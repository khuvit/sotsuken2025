==> flow/design.v <==
module alu #(
    parameter DATA_W = 32,
    parameter SHAMT_W = 5,
    parameter OP = 3
)(
    input  wire [DATA_W-1:0] a,
    input  wire [DATA_W-1:0] b,
    input  wire [OP-1:0]     s,
    input  wire               ext,
    output reg  [DATA_W-1:0]  y
);
    wire [SHAMT_W-1:0] shamt = b[SHAMT_W-1:0];
    always @(*) begin
        case (s)
            3'b000: y = ext ? (a - b) : (a + b);  
            3'b111: y = a & b;                   
            3'b110: y = a | b;                   
            3'b100: y = a ^ b;                   
            3'b001: y = a << shamt;              
            3'b101: begin                        
                if (ext)
                    y = $signed(a) >>> shamt;   
                else
                    y = a >> shamt;             
            end
            default: y = 0;
        endcase
    end
endmodule
module rfile #(
    parameter REG_W = -1,
    parameter REG_S = -1,
    parameter DATA_W = -1
)(
    input wire                  clk,
    input wire  [REG_W-1:0]     a1,a2,a3,
    output wire  [DATA_W-1:0]   rd1,rd2,
    input wire  [DATA_W-1:0]    wd,
    input wire                  we
);
    reg [DATA_W-1:0] rf [0:REG_S-1];
    wire [DATA_W-1:0] x1;
    assign x1 = rf[1];
    assign rd1 = (a1 == 0) ? {DATA_W{1'b0}} : rf[a1];
    assign rd2 = (a2 == 0) ? {DATA_W{1'b0}} : rf[a2];
    always @(posedge clk) begin
        if (we && (a3 != 0)) begin
            rf[a3] <= wd;
        end
    end
endmodule
module rv32i #(
    parameter   MEMORY_S    =   2**8,
    parameter   OPCODE_W    =   7,
    parameter   SHAMT_W     =   5,
    parameter   OP          =   3,
    parameter   PC_W        =   8,
    parameter   REG_W       =   5,
    parameter   DATA_W      =   32,
    parameter   REG_S       =   32,
    parameter   FUNCT3      =   3,
    parameter   FUNCT7      =   7,
    parameter   IMM         =   32,
    parameter   BYTE        =   8,
    parameter   HALF        =   2*BYTE,
    parameter   WORD        =   4*BYTE,
    parameter   STORE_M     =   2
)(
    input wire                  clk,
    input wire                  n_rst,
    input wire  [DATA_W-1:0]    instruction,
    output wire [PC_W-1:0]      pc,
    input wire  [DATA_W-1:0]    d_in,
    output wire                 wr_en,
    output wire [STORE_M-1:0]   mode,
    output wire [PC_W-1:0]      wr_addr,
    output wire [PC_W-1:0]      rd_addr,
    output wire [DATA_W-1:0]    d_out
);
    reg [PC_W - 1:0]        pc_reg;
    reg                     pc_en_reg;
    reg [DATA_W - 1:0]      inst;
    wire                    r_we;
    assign pc    = pc_reg;
    always @(posedge clk or negedge n_rst) begin
        if (!n_rst) begin
            pc_reg <= 0;
        end else begin
            pc_reg <= pc_reg + 8'd4;
        end
    end
    always @(posedge clk or negedge n_rst) begin
        if (!n_rst) begin
            inst <= 0;
        end else begin
            inst <= instruction;
        end
    end
    wire    [REG_W-1:0]     rs1,rs2,rd;
    wire    [DATA_W-1:0]    rdata1,rdata2;
    wire                    aluop;
    wire    [OPCODE_W-1:0]  opcode;
    wire    [FUNCT3-1:0]    funct3;
    wire    [IMM-1:0]       imm;
    wire    [19:0   ]       sext;
    reg     [REG_W-1:0]     rd_E;
    reg     [DATA_W-1:0]    rdata_E1,rdata_E2;
    reg                     aluop_E;
    reg     [OP-1:0]        funct3_E;
    reg     [IMM-1:0]       imm_E;
    reg     [OPCODE_W-1:0]  opcode_E;
    assign funct7   = inst[31:25];
    assign rs2      = inst[24:20];
    assign rs1      = inst[19:15];
    assign funct3   = inst[14:12];
    assign rd       = inst[11:7];
    assign opcode   = inst[6:0];
    assign aluop    = inst[30];
    assign sext     = {20{inst[31]}};
    assign imm      = {sext, funct7, rs2};
    rfile #(
        .REG_W(REG_W),
        .DATA_W(DATA_W),
        .REG_S(REG_S)
    )rfile(
        .clk(clk),
        .a1(rs1),        
        .a2(rs2),        
        .a3(rd_W),       
        .rd1(rdata1),    
        .rd2(rdata2),    
        .wd(wd),         
        .we(r_we)        
    );
    always @(posedge clk) begin
        rdata_E1    <= rdata1;
        rdata_E2    <= rdata2;
        rd_E        <= rd;
        funct3_E    <= funct3;
        aluop_E     <= aluop;
        opcode_E    <= opcode;
        imm_E       <= imm;
    end
    reg     [DATA_W-1:0]    alu_res_M;
    reg     [REG_W-1:0]     rd_M;
    reg     [FUNCT3-1:0]    funct3_M;
    reg     [DATA_W-1:0]    rdata_M1,rdata_M2;
    reg     [OPCODE_W-1:0]  opcode_M;
    wire    [DATA_W-1:0]    alu_res;
    wire    [DATA_W-1:0]    in_a, in_b;
    wire    [FUNCT3-1:0]    s;
    assign beq      = (funct3_E == 3'b000);
    assign bne      = (funct3_E == 3'b001);
    assign blt      = (funct3_E == 3'b100);
    assign bge      = (funct3_E == 3'b101);
    assign bltu     = (funct3_E == 3'b110);
    assign bgeu     = (funct3_E == 3'b111);
    assign s        = (opcode_E[4]) ? funct3_E : 0;
    assign in_a     = rdata_E1;
    assign in_b     = imm_E;
    alu #(
        .DATA_W(DATA_W),
        .SHAMT_W(SHAMT_W),
        .OP(OP)
    )alu(
        .a(in_a),
        .b(in_b),
        .s(s),  
        .ext(aluop_E),
        .y(alu_res)
    );
    always @(posedge clk)begin
        alu_res_M   <= alu_res;
        rd_M        <= rd_E;
        funct3_M    <= funct3_E;
        opcode_M    <= opcode_E;
        rdata_M1    <= rdata_E1;
        rdata_M2    <= rdata_E2;
    end
    wire    [DATA_W-1:0]    rd_data;
    reg     [OPCODE_W-1:0]  opcode_W;
    reg     [DATA_W-1:0]    rd_data_W;
    reg     [DATA_W-1:0]    alu_res_W;
    reg     [REG_W-1:0]     rd_W;
    assign rd_addr  = alu_res_M;
    assign rd_data  = rd_data_sel(funct3_M,d_in);
    function [DATA_W-1:0] rd_data_sel(
        input [FUNCT3-1:0] funct,
        input [DATA_W-1:0] data
    );
        case(funct)
            3'b000 : rd_data_sel = (data[7]) ? {24'hFFFFFF,data[7:0]}:{24'h0,data[7:0]};
            3'b001 : rd_data_sel = (data[15]) ? {16'hFFFF,data[15:0]}:{16'h0,data[15:0]};
            3'b010 : rd_data_sel = data;
            3'b100 : rd_data_sel = {24'h0,data[7:0]};
            3'b101 : rd_data_sel = {16'h0,data[15:0]};
            default: rd_data_sel = 32'h0;
        endcase
    endfunction
    always @(posedge clk) begin
        opcode_W    <= opcode_M;
        rd_data_W   <= rd_data;
        rd_W        <= rd_M;
        alu_res_W   <= alu_res_M;
    end
    wire [DATA_W-1:0]   wd;
    assign wd       = rd_data_W;
    assign r_we     = (opcode_W == 7'b0000011);
endmodule
### Step by step through the tools: rv32i

What the tools print for rv32i, step after step.
Line numbers count from 1 in the design file above.
Operators: Yosys type, input widths -> output width; for muxes data width and select width s.
Library cell names are shortened.
Not given: n/a

| inputs | value |
|---|---|
| design top | rv32i |
| clock port | clk |
| cell library | sky130hd |
| timing corner | tt_025C_1v80 |

### Elaborated design

Yosys after proc, flatten, opt, wreduce and memory -nomap, before mapping. Enables and synchronous resets that opt folds into registers are not counted as muxes. Memory bits, and registers merged into a memory's read port (data or address), are not among the register bits. Print and check cells are not counted. Equal cells are merged and count once.
Memory sizes are those after Yosys's memory passes, which may raise the word count (mostly to a power of two), join words into wider ones and drop unused or constant bits.

| word-level totals | value |
|---|---|
| register bits after elaboration | 130 |
| memory bits (writable) | 1024 |
| clocked read ports x word width | 32 |
| memories | 1 |
| input port bits | 66 |
| output and inout bits | 59 |

| cells by class | value |
|---|---|
| $add $sub $neg | 3 |
| equal/unequal tests | 10 |
| shift-type cells | 3 |
| multiplexer cells | 10 |
| bitwise operators | 3 |
| reductions and logical operators | 5 |

Memories:

| memory | words | width | read ports | write ports | RTL line | text |
|---|---|---|---|---|---|---|
| rfile.rf | 32 | 32 | 1 | 1 | 41 | `reg [DATA_W-1:0] rf [0:REG_S-1];` |

Operators by type and width:

| cell | number |
|---|---|
| $pmux 32 s5 | 1 |
| $mux 32 | 3 |
| $pmux 8 s6 | 1 |
| $shl 32x5->8 | 1 |
| $shr 32x5->8 | 1 |
| $sshr 32x5->8 | 1 |
| $eq 3x3->1 const B | 6 |
| $mux 8 | 2 |
| $add 8x3->8 const B | 1 |
| $add 8x8->8 | 1 |
| $sub 8x8->8 | 1 |
| $and 8x8->8 | 1 |
| $or 8x8->8 | 1 |
| $xor 8x8->8 | 1 |
| $eq 7x2->1 const B | 1 |
| $eq 3x1->1 const B | 2 |
| $logic_not 3->1 | 2 |
| $logic_not 5->1 | 1 |
| $reduce_bool 5->1 | 1 |
| $mux 5 | 1 |
| $eq 3x2->1 const B | 1 |
| $mux 3 | 1 |
| $logic_and 1x1->1 | 1 |
| $mux 1 | 1 |

### Longest topological paths

Depth = most cells in a row (Yosys ltp): at word level without a register or memory, in the mapped netlist without a sequential cell, where the memories' decode and read muxes count.

| depth | value |
|---|---|
| depth after elaboration | 3 |
| ABC_AREA | 0 |
| gate-level depth with buffers | 14 |
| mapped depth without buffers | 12 |

### Netlist

Yosys stat after the flow's synthesis: flattened, memories mapped to cells. It holds for the ABC_AREA given above (unset counts as 0); a run with the other value may have another netlist.
The area totals of this step are shown rounded.

| synthesis totals | value |
|---|---|
| standard cells after synthesis | 2223 |
| mapped area | 45700 um^2 |
| sequential area | 34040 um^2 |
| mapped flip-flops | 1180 |
| buffer cells | 164 |

Cells by type:

| cell type | number | area in all (um^2) |
|---|---|---|
| edfxtp_1 | 1024 | 3.07E+04 |
| mux4_2 | 342 | 7.7E+03 |
| dfxtp_1 | 122 | 2.44E+03 |
| dfrtp_1 | 34 | 850.816 |
| nand2_1 | 121 | 454.186 |
| buf_4 | 48 | 360.346 |
| ha_1 | 26 | 325.312 |
| o21ai_0 | 51 | 255.245 |
| clkbuf_1 | 64 | 240.23 |
| a21oi_1 | 44 | 220.211 |
| nor2_1 | 55 | 206.448 |
| inv_1 | 50 | 187.68 |
| buf_2 | 36 | 180.173 |
| mux2i_1 | 18 | 180.173 |
| mux4_1 | 5 | 131.376 |
| nand3_1 | 22 | 110.106 |
| xnor2_1 | 11 | 96.342 |
| o211ai_1 | 12 | 90.086 |

Not listed: further types 40, cells in them 138.
The figures by module come from a second, unflattened synthesis with its own total; it is not the netlist above.

| unflattened totals | value |
|---|---|
| cell total of the unflattened synthesis | 4062 |
| area total of the unflattened synthesis | 60100 um^2 |

Rows give one instance, submodules left out.

By module:

| module | times used | cells | area (um^2) | sequential area (um^2) |
|---|---|---|---|---|
| rfile | 1 | 2564 | 47900 | 30750 |
| alu | 1 | 1218 | 8055 | 0.0 |
| rv32i | 1 | 280 | 4143 | 3293 |

### Timing after synthesis

Path of least setup slack by OpenSTA after synthesis, without wires, with an ideal clock, recovery checks aside; 20% of the period is set as input and as output delay. Where synthesis merged equal registers, the netlist keeps one of their names.

| path post-synthesis | value |
|---|---|
| kind | reg-to-reg |
| from | register opcode_W[2] |
| to | memory rfile.rf[28][0] |
| clock period | 2940 ps |
| launch time at the first pin | 0 ps |
| arrival | 2563 ps |
| path slack | -44 ps |
| path delay | 2984 ps |
| driving pins on the path | 6 |
| buffers on the path | 1 |
| synthesis period reached | 2984 ps |

"path delay" = arrival - input delay + setup time.
"driving pins on the path" counts driving pins, that of a launching flip-flop among them; a cell with two outputs on the path counts twice.
"synthesis period reached" = period - worst setup slack (recovery checks aside). The figure is calculated, with input and output delays left at 20% of the set period.
Between the ends stands the longest chain of elaborated cells between them, by number of cells; it is not shown to be the way that was timed. Of several equally long chains one is given.
Each line given opens the expression or statement behind the cell; cells for indexed reads and writes are added by Yosys, which also makes memories of some case tables.
The path ends at the enable pin of a flip-flop; only ways to that pin are counted.

| between the ends, post-synthesis | value |
|---|---|
| path through | dfxtp_1 nor4_1 nand4b_1 or3_1 clkbuf_1 nor2_1 |
| length of the longest elaborated chain | 3 |
| elaborated cells between the ends (all ways) | 4 |
| those cells by class | eq/ne (1); mux (2); reduce/logical (1) |

Ends and longest elaborated chain, post-synthesis:

| what | RTL line | text |
|---|---|---|
| start, declared | 181 | `reg     [OPCODE_W-1:0]  opcode_W;` |
| start, assigned | 201 | `opcode_W    <= opcode_M;` |
| $eq 7x2->1 | 208 | `assign r_we     = (opcode_W == 7'b0000011);` |
| $logic_and 1x1->1 | 47 | `if (we && (a3 != 0)) begin` |
| $mux 5 | 47 |  |
| end, declared | 41 | `reg [DATA_W-1:0] rf [0:REG_S-1];` |

### Path in the finished layout

From the final timing report of run 1: the path of least setup slack in the routed layout; clock arrival at registers is part of the times.
The path's times are printed in steps of 10 ps; the period is the one set.

| path post-layout | value |
|---|---|
| kind | reg-to-reg |
| from | register (name not given) |
| to | register alu_res_M[1] |
| clock period | 1990 ps |
| launch time at the first pin | 700 ps |
| arrival | 3240 ps |
| path slack | -690 ps |
| driving pins on the path | 13 |
| buffers on the path | 3 |

Between the ends stands the longest chain of elaborated cells between them, by number of cells; it is not shown to be the way that was timed. Of several equally long chains one is given.

| between the ends, post-layout | value |
|---|---|
| path through | dfxtp_4 buf_12 clkinv_8 buf_12 ha_4 inv_2 o21ai_2 buf_4 fa_2 o32a_1 nor2_1 or4_1 a21o_1 |
| length of the longest elaborated chain | 3 |
| elaborated cells between the ends (all ways) | 8 |
| those cells by class | add/sub (2); shift (3); mux (3) |

Ends and longest elaborated chain, post-layout:

| what | RTL line | text |
|---|---|---|
| $add 8x8->8 | 15 | `3'b000: y = ext ? (a - b) : (a + b);` |
| $mux 8 | 15 |  |
| $pmux 8 s6 | 14 | `case (s)` |
| end, assigned | 173 | `alu_res_M   <= alu_res;` |
| end, declared | 144 | `reg     [DATA_W-1:0]    alu_res_M;` |

==> runs of rv32i <==
Below are 2 stored runs of the flow (Yosys, OpenROAD; platform sky130hd) on rv32i, each with its settings and what was measured, unordered. Constraints: input delay and output delay 20% of the set period each, output load 0.01 pF.
"clock period reached" is the run's clock period less its worst setup slack. It is reckoned from that one timing run; input and output delays stay at 20% of the period that was set.
By "allowed time less slack (worst setup path)" is meant the share of the clock period that the worst setup path is allowed (20% is reserved at inputs, 20% at outputs), minus its slack. Clock arrival times at its registers enter into it.
"power consumption" is the tool's figure for a default switching activity; nothing was simulated.
"allowed time less slack (worst setup path)" is given in steps of 10 ps.
Values from the reports are rounded here.
Settings: - = not set for that run.

| setting or result | run 1 | run 2 |
|---|---|---|
| period_ns | 1.99 | 3.32 |
| CORE_UTILIZATION | 51 | 65 |
| PLACE_DENSITY | 0.45 | - |
| CORE_ASPECT_RATIO | 0.65 | - |
| CORE_MARGIN | 2 | 2 |
| CELL_PAD_IN_SITES_GLOBAL_PLACEMENT | 0 | - |
| TNS_END_PERCENT | 75 | - |
| GPL_TIMING_DRIVEN | 0 | - |
| CAP_MARGIN | 5 | 20 |
| MAX_ROUTING_LAYER | met4 | - |
| SLEW_MARGIN | 20 | 20 |
| clock period reached (ps) | 2681 | 2799 |
| smallest setup slack (ps) | -691 | 521 |
| total die area (um^2) | 92080 | 72450 |
| total negative slack on setup checks (ps) | -248000 | 0 |
| power consumption (uW) | 53330 | 31580 |
| utilization (%) | 64.6 | 75.1 |
| allowed time less slack (worst setup path) (ps) | 2680 | 2800 |
| critical path type | reg-to-reg | reg-to-reg |
| standard-cell area after layout (um^2) | 57300 | 52400 |
| cell area after synthesis (um^2) | 45700 | 45700 |
